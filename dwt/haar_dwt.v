==> flow/design.v <==
`timescale 1ns/1ps
module haar_dwt #(
    parameter DATA_WIDTH = 8,
    parameter SIGNAL_LENGTH = 8
)(
    input clk,
    input rst,
    input [DATA_WIDTH-1:0] din,
    input start,
    output reg [DATA_WIDTH-1:0] dout_a,
    output reg [DATA_WIDTH-1:0] dout_d,
    output reg done
);
reg [DATA_WIDTH-1:0] signal[SIGNAL_LENGTH-1:0];
reg [DATA_WIDTH-1:0] temp[SIGNAL_LENGTH/2-1:0];
integer i, j;
always @(posedge clk or posedge rst) begin
    if (rst) begin
        for (i = 0; i < SIGNAL_LENGTH; i = i + 1) begin
            signal[i] <= 0;
        end
        dout_a <= 0;
        dout_d <= 0;
        done <= 0;
    end
    else if (start) begin
        signal[0] <= din;
        for (i = 1; i < SIGNAL_LENGTH; i = i + 1) begin
            signal[i] <= signal[i-1];
        end
        for (j = 0; j < SIGNAL_LENGTH/2; j = j + 1) begin
            temp[j] <= (signal[2*j] + signal[2*j+1]) >>> 1;
            dout_d[j] <= $signed(signal[2*j] - signal[2*j+1]) >> 1;
        end
        for (i = 0; i < SIGNAL_LENGTH/2; i = i + 1) begin
            signal[i] <= temp[i];
        end
        dout_a <= signal[0];
        done <= 1;
    end
    else begin
        done <= 0;
    end
end
endmodule
==> Step by step through the tools: haar_dwt <==
What the tools print for haar_dwt, step after step.
Lines are those of the file above, counted from 1.
Cell names lack the library's common part.
{ "inputs": {"top_module": "haar_dwt", "clock_port": "clk", "lib": "sky130hd", "pvt_corner": "tt_025C_1v80"} }

==> After elaboration <==
Counts by Yosys on the flattened word-level netlist (proc, flatten, opt, wreduce). Print and check cells are left out. Cells with the same type and inputs are merged into one.
{ "classes": {"muxes": 1, "addsub": 8, "reduce_logical": 1, "logic": 1} }
{ "ops": {"columns": ["operator", "count"], "rows": [
  ["7-bit by 7-bit adder with 8-bit output", 4],
  ["2-bit subtractor", 4],
  ["2-bit AND reduction", 1],
  ["1-bit inverter", 1],
  ["1-bit two-way mux", 1]
]} }
{ "bits": {"out_inout_bits": 17, "elab_cells": 29, "reg_bits": 96} }

==> Longest topological paths <==
Depth = most cells in a row (Yosys ltp): at word level without a register or memory, in the mapped netlist without a sequential cell, where the memories' decode and read muxes count.
{ "logic_depth": {"depth_word": 2, "ABC_AREA": 1, "mapped_depth": 9} }

==> Synthesis result <==
Yosys stat after the flow's synthesis: flattened, memories mapped to cells. It holds for the ABC_AREA given above (unset counts as 0); a run with the other value may have another netlist.
{ "mapped": {"sequential_area_um2": 2542.4, "cells": 530, "mapped_area_um2": 4700.8, "flip_flops": 96} }
{ "types": {"columns": ["type", "count", "area_total_um2"], "rows": [
  ["dfrtp_1", 68, 1.7E+03],
  ["edfxtp_1", 28, 840.806],
  ["nand2_1", 204, 765.734],
  ["ha_1", 24, 300.288],
  ["inv_1", 70, 262.752],
  ["o21ai_0", 28, 140.134],
  ["o21ai_1", 18, 90.086],
  ["nand3_1", 17, 85.082],
  ["fa_1", 4, 80.077],
  ["buf_6", 6, 67.565],
  ["xnor2_1", 7, 61.309],
  ["a21oi_1", 12, 60.058],
  ["nor2_1", 15, 56.304],
  ["buf_4", 7, 52.55],
  ["nand4_1", 7, 43.792],
  ["xor2_1", 5, 43.792],
  ["buf_2", 5, 25.024],
  ["clkbuf_2", 2, 10.01]
]} }
Not listed: further types 3, cells in them 3.

==> Path before layout <==
Path of least setup slack by OpenSTA after synthesis, without wires, with an ideal clock, recovery checks aside; 20% of the period is set as input and as output delay. Where synthesis merged equal registers, the netlist keeps one of their names.
{ "synth_timing": {"kind": "input-to-reg", "start": "input start", "end": "register temp[0][0]", "setup_time_ps": 413, "stages": 5, "in_delay_ps": 536, "t_first_pin_ps": 536, "tclk_ps": 2680, "n_path_buf": 3, "setup_slack_ps": 148, "arrival_time_ps": 2119, "delay_ps": 1996, "period_less_setup_slack_ps": 2532} }
"delay_ps" is the arrival time less input delay plus setup time.
"stages" counts driving pins, that of a launching flip-flop among them; a cell with two outputs on the path counts twice.
"period_less_setup_slack_ps" is the clock period less the worst setup slack; recovery checks do not enter. This is arithmetic on one report: input and output delays are still those of the set period (20% each).
The rows between start and end are the longest chain of elaborated cells between them; the timing report does not say that the signal goes this way. Where chains are equally long, one stands for them.
Each line given opens the expression or statement behind the cell; cells for indexed reads and writes are added by Yosys, which also makes memories of some case tables.
{ "synth_between": {"cell_sequence": "buf_6 inv_2 buf_6 buf_6 nor2_1", "elab_chain_len": 1} }
{ "synth_rtl": {"columns": ["element", "line_no", "text"], "rows": [
  ["start, declared", 9, "input start,"],
  ["2-bit AND reduction", null, null],
  ["end, assigned", 32, "temp[j] <= (signal[2*j] + signal[2*j+1]) >>> 1;"]
]} }

==> Path in the finished layout <==
From the final timing report of entry A: the path of least setup slack in the routed layout; clock arrival at registers is part of the times.
The path's times are printed in steps of 10 ps; the period is the one set.
{ "layout_timing": {"kind": "reg-to-output", "start": "register dout_d[3]", "end": "output dout_d[3]", "out_delay_ps": 490, "arrival_time_ps": 1280, "setup_slack_ps": 700, "t_first_pin_ps": 350, "tclk_ps": 2470, "n_path_buf": 1, "stages": 2} }
{ "layout_between": {"cell_sequence": "dfrtp_1 clkdlybuf4s50_1", "elab_chain_len": 0} }
{ "layout_rtl": {"columns": ["element", "line_no", "text"], "rows": [
  ["start, declared", 11, "output reg [DATA_WIDTH-1:0] dout_d,"],
  ["start, assigned", 23, "dout_d <= 0;"],
  ["start, assigned", 33, "dout_d[j] <= $signed(signal[2*j] - signal[2*j+1]) >> 1;"],
  ["end, declared", 11, null]
]} }

Appendix: measured runs

Design haar_dwt on sky130hd. What follows are 2 stored runs of the flow, each under its own settings; their order means nothing. The constraints put input and output delay at 20% of the set period each and load the outputs with 0.01 pF.
"achieved_clock_period_ps" is the run's clock period less its worst setup slack. It is reckoned from that one timing run; input and output delays stay at 20% of the period that was set.
"worst_path_allowed_less_slack_ps" means the part of the period allowed to the worst setup path (the constraints hold back 20% at inputs and 20% at outputs) less its slack; where the path has registers, the arrival times of their clocks count too.
"totalPower_mw" is the tool's figure for a default switching activity; nothing was simulated.
"worst_path_allowed_less_slack_ps" is given in steps of 10 ps.

Entry A
==> flow/run.sh <==
#!/bin/bash
# the make line also repeats the synthesis and layout settings of config.mk as NAME=value (left out here)
make -C /OpenROAD-flow-scripts/flow DESIGN_CONFIG=/design/flow/config.mk WORK_HOME=/design/flow/orfs CLKGATE_MAP_FILE= finish
==> flow/config.mk <==
export PLATFORM = sky130hd
export DESIGN_NAME = haar_dwt
export DESIGN_NICKNAME = haar_dwt
export VERILOG_FILES = /design/flow/design.v
export SDC_FILE = /design/flow/constraint.sdc
export NUM_CORES = 4
export LEC_CHECK = 0
export ABC_AREA = 1
export CAP_MARGIN = 25
export CELL_PAD_IN_SITES_GLOBAL_PLACEMENT = 1
export CORE_MARGIN = 2
export CORE_UTILIZATION = 20
export CTS_CLUSTER_SIZE = 68
export GPL_ROUTABILITY_DRIVEN = 0
export GPL_TIMING_DRIVEN = 1
export PLACE_DENSITY = 0.54
export SLEW_MARGIN = 20
==> flow/constraint.sdc <==
create_clock -name core_clock -period 2.47 [get_ports {clk}]
set_input_delay 0.4940 -clock core_clock [delete_from_list [all_inputs] [get_ports {clk}]]
set_output_delay 0.4940 -clock core_clock [all_outputs]
set_load 0.01 [all_outputs]

==> results of entry A, as JSON <==
{
  "post_synth_area_um2": 4700.8,
  "dieArea_um2": 24746.4,
  "cell_area_final_um2": 5427.7,
  "post_route_util_pct": 23.3,
  "worstSetupSlack_ps": 699,
  "total_negative_slack_ps": 0,
  "hold_ws_ps": 445,
  "totalPower_mw": 4.355,
  "achieved_clock_period_ps": 1771,
  "worst_path_allowed_less_slack_ps": 1280,
  "path_kind": "reg-to-output"
}

Entry B
==> flow/run.sh <==
#!/bin/bash
# the make line also repeats the synthesis and layout settings of config.mk as NAME=value (left out here)
make -C /OpenROAD-flow-scripts/flow DESIGN_CONFIG=/design/flow/config.mk WORK_HOME=/design/flow/orfs CLKGATE_MAP_FILE= finish
==> flow/config.mk <==
export PLATFORM = sky130hd
export DESIGN_NAME = haar_dwt
export DESIGN_NICKNAME = haar_dwt
export VERILOG_FILES = /design/flow/design.v
export SDC_FILE = /design/flow/constraint.sdc
export NUM_CORES = 4
export LEC_CHECK = 0
export CAP_MARGIN = 20
export CORE_MARGIN = 2
export CORE_UTILIZATION = 51
export SLEW_MARGIN = 20
==> flow/constraint.sdc <==
create_clock -name core_clock -period 3.25 [get_ports {clk}]
set_input_delay 0.6500 -clock core_clock [delete_from_list [all_inputs] [get_ports {clk}]]
set_output_delay 0.6500 -clock core_clock [all_outputs]
set_load 0.01 [all_outputs]

==> results of entry B, as JSON <==
{
  "post_synth_area_um2": 4724.5,
  "dieArea_um2": 10050.1,
  "cell_area_final_um2": 5167.5,
  "post_route_util_pct": 56.7,
  "worstSetupSlack_ps": 1269,
  "total_negative_slack_ps": 0,
  "hold_ws_ps": 462,
  "totalPower_mw": 5.688,
  "achieved_clock_period_ps": 1981,
  "worst_path_allowed_less_slack_ps": 1980,
  "path_kind": "reg-to-reg"
}
